==> flow/design.v <==
`timescale 1ns / 1ps
module TinyCPU(In,Clk,Result);
	input [11:0] In;
	input Clk;
	output [7:0] Result;
	wire [7:0] data;
	wire [3:0] instruction;
	wire clear,enableA,enableB,enableOut;
	wire s0,s1,s2,s3;
	wire [7:0] QoutA;
	wire [7:0] QoutB;
	wire [7:0] mux2;
	wire [7:0] mux8;
	wire [63:0] ALUout;
	BusSplit split(
		.In(In),
		.data(data),
		.instruction(instruction)
	);
	InstructionDecoder decoder(
		.instruction(instruction),
		.clear(clear),
		.enableA(enableA),
		.enableB(enableB),
		.enableOut(enableOut),
		.s0(s0),
		.s1(s1),
		.s2(s2),
		.s3(s3)
	);
	Register8bit regA(
		.D(data),
		.En(enableA),
		.Clk(Clk),
		.CLR(clear),
		.Qout(QoutA)
	);
	Mux2To1 mux21(
		.A(data),
		.B(Result),
		.Sel(s0),
		.Y(mux2)
	);
	Register8bit regB(
		.D(mux2),
		.En(enableB),
		.Clk(Clk),
		.CLR(clear),
		.Qout(QoutB)
	);
	ALU alu(
		.A(QoutA),
		.B(QoutB),
		.Out(ALUout)
	);
	Mux8To1 mux81(
		.A(ALUout[7:0]),
		.B(ALUout[15:8]),
		.C(ALUout[23:16]),
		.D(ALUout[31:24]),
		.E(ALUout[39:32]),
		.F(ALUout[47:40]),
		.G(ALUout[55:48]),
		.H(ALUout[63:56]),
		.Sel({s1,s2,s3}),
		.Y(mux8)
	);
	Register8bit regOut(
		.D(mux8),
		.En(enableOut),
		.Clk(Clk),
		.CLR(clear),
		.Qout(Result)
	);
endmodule 
module ALU(A,B,Out);
	input [7:0] A,B;
	output [63:0] Out;
	Adder add(
		.A(A),
		.B(B),
		.Out0(Out[7:0])
	);
	ShiftLeft shiftL(
		.A(A),
		.Out1(Out[15:8])
	);
	ShiftRight shiftR(
		.A(A),
		.Out2(Out[23:16])
	);
	assign Out[31:24] = A & B;
   assign Out[39:32] = A | B;
	assign Out[47:40] = A ^ B;
   assign Out[55:48] = ~(A & B);
	Comparator compare(
		.A(A),
		.B(B),
		.Out7(Out[63:56])
	);
endmodule 
module InstructionDecoder(instruction,clear,enableA,enableB,enableOut,s0,s1,s2,s3);
	input [3:0] instruction;
	output clear, enableA, enableB, enableOut, s0, s1, s2, s3;
	reg clear, enableA, enableB, enableOut, s0, s1, s2, s3;
	always@(instruction) begin 
		if(instruction == 4'b0000) begin
			clear = 1;
			enableA = 1;
			enableB = 1;
			enableOut = 1;
			s0 = 1'bx;
			s1 = 1'bx;
			s2 = 1'bx;
			s3 = 1'bx;
		end else if (instruction == 4'b0001) begin 
			clear = 0;
			enableA = 1;
			enableB = 0;
			enableOut = 0;
			s0 = 1'bx;
			s1 = 1'bx;
			s2 = 1'bx;
			s3 = 1'bx;
		end else if (instruction == 4'b0010) begin 
			clear = 0;
			enableA = 0;	
			enableB = 1;
			enableOut = 0;
			s0 = 1'b0;
			s1 = 1'bx;
			s2 = 1'bx;
			s3 = 1'bx;
		end else if (instruction == 4'b0011) begin 
			clear = 0;
			enableA = 0;
			enableB = 1;
			enableOut = 0;
			s0 = 1'b1;
			s1 = 1'bx;
			s2 = 1'bx;
			s3 = 1'bx;
		end else if (instruction == 4'b0100) begin 
			clear = 0;
			enableA = 0;
			enableB = 0;
			enableOut = 1;
			s0 = 1'bx;
			s1 = 1'b0;
			s2 = 1'b0;
			s3 = 1'b0;
		end else if (instruction == 4'b0101) begin 
			clear = 0;
			enableA = 0;
			enableB = 0;
			enableOut = 1;
			s0 = 1'bx;
			s1 = 1'b0;
			s2 = 1'b0;
			s3 = 1'b1;
		end else if (instruction == 4'b0110) begin 
			clear = 0;
			enableA = 0;
			enableB = 0;
			enableOut = 1;
			s0 = 1'bx;
			s1 = 1'b0;
			s2 = 1'b1;
			s3 = 1'b0;
		end else if (instruction == 4'b0111) begin 		
			clear = 0;
			enableA = 0;
			enableB = 0;
			enableOut = 1;
			s0 = 1'bx;
			s1 = 1'b0;
			s2 = 1'b1;
			s3 = 1'b1;
		end else if (instruction == 4'b1000) begin 
			clear = 0;
			enableA = 0;
			enableB = 0;
			enableOut = 1;
			s0 = 1'bx;
			s1 = 1'b1;
			s2 = 1'b0;
			s3 = 1'b0;
		end else if (instruction == 4'b1001) begin 
			clear = 0;
			enableA = 0;
			enableB = 0;
			enableOut = 1;
			s0 = 1'bx;
			s1 = 1'b1;
			s2 = 1'b0;
			s3 = 1'b1;
		end else if (instruction == 4'b1010) begin 
			clear = 0;
			enableA = 0;
			enableB = 0;
			enableOut = 1;
			s0 = 1'bx;
			s1 = 1'b1;
			s2 = 1'b1;
			s3 = 1'b0;
		end else if (instruction == 4'b1011) begin 
			clear = 0;
			enableA = 0;
			enableB = 0;
			enableOut = 1;
			s0 = 1'bx;
			s1 = 1'b1;
			s2 = 1'b1;
			s3 = 1'b1;
		end else begin
			clear = 0;
			enableA = 0;
			enableB = 0;
			enableOut = 0;
			s0 = 1'bx;
			s1 = 1'bx;
			s2 = 1'bx;
			s3 = 1'bx;
		end  
	end 
endmodule 
module BusSplit(In,data,instruction);
	input [11:0] In;
	output [7:0] data;
	output [3:0] instruction;
	assign data = In[7:0];
	assign instruction = In[11:8];
endmodule 
module Mux2To1(A,B,Sel,Y);
	input [7:0] A,B;
	input Sel;
	output [7:0] Y;
	assign Y = ~(Sel)*A | Sel*B;
endmodule 
module Mux8To1(A,B,C,D,E,F,G,H,Sel,Y);
	input [7:0] A,B,C,D,E,F,G,H;
	input [2:0] Sel;
	output [7:0] Y;
	wire [7:0] out1,out2,out3,out4,out5,out6;
	assign out1 = ~(Sel[0])*A | (Sel[0])*B;
	assign out2 = ~(Sel[0])*C | (Sel[0])*D;
	assign out3 = ~(Sel[0])*E | (Sel[0])*F;
	assign out4 = ~(Sel[0])*G | (Sel[0])*H;
	assign out5 = ~(Sel[1])*out1 | (Sel[1])*out2;
	assign out6 = ~(Sel[1])*out3 | (Sel[1])*out4;
	assign Y = ~(Sel[2])*out5 | (Sel[2])*out6;
endmodule 
module Adder(A,B,Out0);
	input [7:0] A,B;
	output [7:0] Out0;
	reg [7:0] Out0;
	always@(A or B) begin
		Out0 <= A + B;
	end 
endmodule 
module Comparator(A,B,Out7);
	input [7:0] A,B;
	output [7:0] Out7;
	reg [7:0] Out7;
	always@(A or B) begin 
		if(A >= B)
			Out7 <= 8'b11111111;
		else 
			Out7 <= 8'b00000000;
	end 
endmodule 
module ShiftRight(A,Out2);
	input [7:0] A;
	output [7:0] Out2;
	assign Out2 = A >> 1;
endmodule 
module ShiftLeft(A,Out1);
	input [7:0] A;
	output [7:0] Out1;
	assign Out1 = A << 1;
endmodule 
module Register8bit(D,En,Clk,CLR,Qout);
	input [7:0] D;
	input En;
	input Clk,CLR;
	output [7:0] Qout;
	reg [7:0] Qout;
	always@(posedge Clk) begin 
		if(En) begin 
			if(CLR)
				Qout <= 8'b00000000;
			else 
				Qout <= D;
		end 
	end 
endmodule 
Step by step through the tools: TinyCPU

The steps from the RTL of TinyCPU to its reports follow in flow order.
Lines are those of the file above, counted from 1.
Cell names lack the library's common part.
Not given: -

Design top: TinyCPU
Clock input: Clk
Cell library: sky130hd
Timing corner: tt_025C_1v80

Elaborated design

Source: Yosys, flattened and elaborated, memories not mapped. Widths are those after wreduce; folded enables and synchronous resets count as part of the registers. Registers that Yosys merges into a memory's read port (data or address) are not register bits. Print and check cells do not count. Equal cells are merged and count once.

Output and inout port bits: 8
Bits in registers: 24
Input port bits: 13
Cells after elaboration: 106

Bitwise gates (word level): 16
Reduce/logical cells: 1
$mul: 16
Add/subtract/negate cells: 1
Equal/unequal tests: 11
$lt $le $gt $ge: 1
Muxes and demuxes: 57

Operator list:

| kind                                           | number |
| multiplier 8 x 8 -> 8 bit                      | 7 |
| bitwise OR 8 bit                               | 9 |
| multiplier 1 x 8 -> 8 bit                      | 7 |
| multiplier 8 x 7 -> 8 bit                      | 1 |
| two-way mux 1 bit                              | 56 |
| NOT 1 -> 8 bit                                 | 4 |
| == test 4 x 3 -> 1 bit (second input constant) | 4 |
| == test 4 bit (second input constant)          | 4 |
| == test 4 x 2 -> 1 bit (second input constant) | 2 |
| adder 8 bit                                    | 1 |
| >= comparator 8 bit                            | 1 |
| bitwise AND 8 bit                              | 1 |
| XOR 8 bit                                      | 1 |
| NOT 8 bit                                      | 1 |
| two-way mux 8 bit                              | 1 |
| multiplier 1 x 7 -> 7 bit                      | 1 |
| == test 4 x 1 -> 1 bit (second input constant) | 1 |
| zero test 4 bit                                | 1 |

Longest topological paths

Longest topological path by Yosys (ltp), each cell counted once; first at word level (registers and memories cut), then after technology mapping (sequential cells cut; the memories' decode and read muxes count).

Word-level depth: 20
ABC_AREA: 0
Depth in mapped cells: 44
Mapped depth without buffers: 43

Mapped cells and area

The flow's flattened synthesis, as Yosys stat reports it; memories are mapped. The netlist is that of the ABC_AREA named above (0 if unset); the other value can give another one.

Sequential area: 720.7 um2
Synthesis area: 7330.8 um2
Mapped cells: 815
Buffer cells: 15
Flip-flop cells: 24

Cells by type:

| type      | number | area in all (um2) |
| ha_1      | 146    | 1.83E+03 |
| fa_1      | 88     | 1761.69 |
| inv_1     | 212    | 795.763 |
| edfxtp_1  | 24     | 720.691 |
| xnor2_1   | 68     | 595.571 |
| a21oi_1   | 52     | 260.25 |
| nor2_1    | 63     | 236.477 |
| xor2_1    | 24     | 210.202 |
| a21o_1    | 17     | 127.622 |
| o21ai_0   | 16     | 80.077 |
| nand2_1   | 17     | 63.811 |
| nor2b_1   | 8      | 50.048 |
| xnor3_1   | 2      | 45.043 |
| clkbuf_1  | 11     | 41.29 |
| and3_1    | 6      | 37.536 |
| o21bai_1  | 5      | 37.536 |
| a2bb2oi_1 | 3      | 26.275 |
| nand2b_1  | 4      | 25.024 |

Not listed: further types 35, cells in them 49.
The figures by module come from a second, unflattened synthesis with its own total; it is not the netlist above.

Cell total of the unflattened synthesis: 870
Area total of the unflattened synthesis: 7910.1 um2

Each row is one instance without its submodules.

Modules:

| module             | cells | area (um2) | sequential area (um2) | times used |
| Mux8To1            | 562   | 5002.3     | 0.0                   | 1 |
| Register8bit       | 16    | 290.3      | 240.2                 | 3 |
| Mux2To1            | 87    | 744.5      | 0.0                   | 1 |
| ALU                | 56    | 420.4      | 0.0                   | 1 |
| Adder              | 42    | 331.6      | 0.0                   | 1 |
| Comparator         | 32    | 250.2      | 0.0                   | 1 |
| BusSplit           | 12    | 90.1       | 0.0                   | 1 |
| InstructionDecoder | 13    | 72.6       | 0.0                   | 1 |
| ShiftLeft          | 9     | 63.8       | 0.0                   | 1 |
| ShiftRight         | 9     | 63.8       | 0.0                   | 1 |
| TinyCPU            | 0     | 0.0        | 0.0                   | 1 |

Worst setup path after synthesis

Path of least setup slack by OpenSTA after synthesis, without wires, with an ideal clock, recovery checks aside; 20% of the period is set as input and as output delay. Where synthesis merged equal registers, the netlist keeps one of their names.

Kind: input-to-reg
Start point: input port In[10]
End point: register regOut.Qout[7]
Library setup time: 0.138 ns
Setup slack: 0.514 ns
Path delay: 9.646 ns
Period: 12.7 ns
Stages on the path: 42
Data arrival time: 12.048 ns
External input delay: 2.540 ns
Data required time: 12.562 ns
Launch time at the first pin: 2.540 ns
Path buffers: 4
Period reached after synthesis: 12.186 ns

"path delay" is the arrival time less input delay plus setup time.
"stages on the path": output pins that drive a net of the path, with the launching flip-flop's if there is one; two outputs of one cell count as two.
"period reached after synthesis" is the clock period less the worst setup slack; recovery checks do not enter. This is arithmetic on one report: input and output delays are still those of the set period (20% each).
The rows between start and end are the longest chain of elaborated cells between them; the timing report does not say that the signal goes this way. Where chains are equally long, one stands for them.
Each line given opens the expression or statement behind the cell; cells for indexed reads and writes are added by Yosys, which also makes memories of some case tables.
The path ends at the data pin of a flip-flop with enable; ways to the enable are not counted.

Cells stage by stage: inv_1 -> ha_1 -> o21bai_1 -> clkbuf_1 -> clkbuf_1 -> clkbuf_1 -> buf_1 -> nor2_1 -> ha_1 -> inv_1 -> fa_1 -> inv_1 -> ha_1 -> inv_1 -> fa_1 -> inv_1 -> ha_1 -> a21o_1 -> [... 6 more ...] -> fa_1 -> fa_1 -> ha_1 -> xnor2_1 -> nor2_1 -> nor2_1 -> ha_1 -> ha_1 -> fa_1 -> fa_1 -> ha_1 -> a21oi_1 -> xnor2_1 -> xnor2_1 -> xnor2_1 -> and3_1 -> a311o_1 -> nor2_1
Cells in the longest elaborated chain: 20
Elaborated cells between the ends (all ways): 70
Classes of those cells: mul (14); eq/ne (11); mux (34); logic (10); reduce/logical (1)

Ends and longest elaborated chain, post-synthesis:

| item                      | line | text |
| start, declared           | 3    | `input [11:0] In;` |
| == test 4 bit             | 206  | `end else if (instruction == 4'b1011) begin` |
| two-way mux 1 bit         | 206  |  |
| two-way mux 1 bit         | 197  | `end else if (instruction == 4'b1010) begin` |
| two-way mux 1 bit         | 188  | `end else if (instruction == 4'b1001) begin` |
| two-way mux 1 bit         | 179  | `end else if (instruction == 4'b1000) begin` |
| two-way mux 1 bit         | 170  | `end else if (instruction == 4'b0111) begin` |
| two-way mux 1 bit         | 161  | `end else if (instruction == 4'b0110) begin` |
| [... 6 more ...]          | -    |  |
| NOT 1 -> 8 bit            | 245  | `assign out1 = ~(Sel[0])*A \| (Sel[0])*B;` |
| multiplier 8 x 8 -> 8 bit | 245  |  |
| bitwise OR 8 bit          | 245  |  |
| multiplier 8 x 8 -> 8 bit | 249  | `assign out5 = ~(Sel[1])*out1 \| (Sel[1])*out2;` |
| bitwise OR 8 bit          | 249  |  |
| multiplier 8 x 8 -> 8 bit | 251  | `assign Y = ~(Sel[2])*out5 \| (Sel[2])*out6;` |
| bitwise OR 8 bit          | 251  |  |
| end, assigned             | 291  | `Qout <= 8'b00000000;` |
| end, assigned             | 293  | `Qout <= D;` |
| end, declared             | 286  | `output [7:0] Qout;` |

Worst path after layout

Path of least setup slack in the final report of run 1 (OpenROAD, finished layout, wires in). Where an end is a register, its clock arrival counts in the times.

Kind: input-to-reg
Start point: input port In[11]
End point: register regOut.Qout[7]
Stages on the path: 38
Period: 10.0 ns
Data arrival time: 10.38 ns
Setup slack: -0.26 ns
Launch time at the first pin: 2.00 ns
Path buffers: 2
Data required time: 10.12 ns
External input delay: 2.00 ns
Library setup time: 0.13 ns

The rows between start and end are the longest chain of elaborated cells between them; the timing report does not say that the signal goes this way. Where chains are equally long, one stands for them.
The path ends at the data pin of a flip-flop with enable; ways to the enable are not counted.

Cells stage by stage: buf_6 -> buf_12 -> inv_12 -> ha_4 -> o21bai_4 -> nor2_4 -> ha_4 -> inv_2 -> fa_1 -> inv_2 -> ha_4 -> inv_2 -> fa_1 -> inv_2 -> fa_1 -> a21oi_2 -> nand2b_4 -> fa_2 -> [... 2 more ...] -> inv_2 -> fa_1 -> inv_2 -> fa_2 -> nor2_2 -> fa_2 -> fa_1 -> inv_2 -> fa_1 -> fa_2 -> ha_4 -> a21oi_4 -> xnor2_2 -> xnor2_1 -> xnor2_1 -> and3_1 -> a311o_1 -> nor2_1
Cells in the longest elaborated chain: 20
Elaborated cells between the ends (all ways): 70
Classes of those cells: mul (14); eq/ne (11); mux (34); logic (10); reduce/logical (1)

Ends and longest elaborated chain, post-layout:

| item                      | line | text |
| start, declared           | 3    | `input [11:0] In;` |
| == test 4 bit             | 206  | `end else if (instruction == 4'b1011) begin` |
| two-way mux 1 bit         | 206  |  |
| two-way mux 1 bit         | 197  | `end else if (instruction == 4'b1010) begin` |
| two-way mux 1 bit         | 188  | `end else if (instruction == 4'b1001) begin` |
| two-way mux 1 bit         | 179  | `end else if (instruction == 4'b1000) begin` |
| two-way mux 1 bit         | 170  | `end else if (instruction == 4'b0111) begin` |
| two-way mux 1 bit         | 161  | `end else if (instruction == 4'b0110) begin` |
| [... 6 more ...]          | -    |  |
| NOT 1 -> 8 bit            | 245  | `assign out1 = ~(Sel[0])*A \| (Sel[0])*B;` |
| multiplier 8 x 8 -> 8 bit | 245  |  |
| bitwise OR 8 bit          | 245  |  |
| multiplier 8 x 8 -> 8 bit | 249  | `assign out5 = ~(Sel[1])*out1 \| (Sel[1])*out2;` |
| bitwise OR 8 bit          | 249  |  |
| multiplier 8 x 8 -> 8 bit | 251  | `assign Y = ~(Sel[2])*out5 \| (Sel[2])*out6;` |
| bitwise OR 8 bit          | 251  |  |
| end, assigned             | 291  | `Qout <= 8'b00000000;` |
| end, assigned             | 293  | `Qout <= D;` |
| end, declared             | 286  | `output [7:0] Qout;` |

Record of 2 stored runs of the RTL-to-layout flow on TinyCPU, platform sky130hd. The runs are unordered. Constraints: input delay and output delay 20% of the set period each, output load 0.01 pF.
"period reached": clock period set for the run, less the worst setup slack. It is reckoned from that one timing run; input and output delays stay at 20% of the period that was set.
"time used up by the worst setup path" = time allowed to the worst setup path (clock period - input delay - output delay, where it has them) - its slack; a late launch clock adds to it, a late capture clock takes from it.
Among the settings, n/a means not set for that run.

| item                                                    | run 1        | run 2        |
| period_ns                                               | 10.0         | 12.9         |
| CORE_UTILIZATION                                        | 44           | 53           |
| SETUP_SLACK_MARGIN                                      | 2.83         | 2.12         |
| PLACE_DENSITY                                           | 0.5          | 0.93         |
| CELL_PAD_IN_SITES_GLOBAL_PLACEMENT                      | 0            | n/a          |
| GPL_TIMING_DRIVEN                                       | 1            | 0            |
| GPL_ROUTABILITY_DRIVEN                                  | 1            | n/a          |
| CTS_CLUSTER_SIZE                                        | 85           | n/a          |
| CTS_CLUSTER_DIAMETER                                    | 100          | 128          |
| CAP_MARGIN                                              | 0            | 40           |
| SLEW_MARGIN                                             | 30           | 20           |
| CORE_MARGIN                                             | 2            | 5            |
| HOLD_SLACK_MARGIN                                       | n/a          | 0.03         |
| CORE_ASPECT_RATIO                                       | n/a          | 0.98         |
| TNS_END_PERCENT                                         | n/a          | 70           |
| ABC_AREA                                                | n/a          | 1            |
| MIN_ROUTING_LAYER                                       | n/a          | met1         |
| MAX_ROUTING_LAYER                                       | n/a          | met5         |
| time used up by the worst setup path (ns)               | 8.26         | 8.80         |
| worst setup path type                                   | input-to-reg | input-to-reg |
| setup slack of the worst path (ns)                      | -0.264       | 1.516        |
| total die area (um2)                                    | 17709.0      | 16632.5      |
| period reached (ns)                                     | 10.264       | 11.384       |
| smallest hold slack (ns)                                | 0.605        | 0.623        |
| cell area after synthesis (um2)                         | 7330.8       | 7500.9       |
| area of the standard cells in the finished layout (um2) | 8764.7       | 8490.6       |
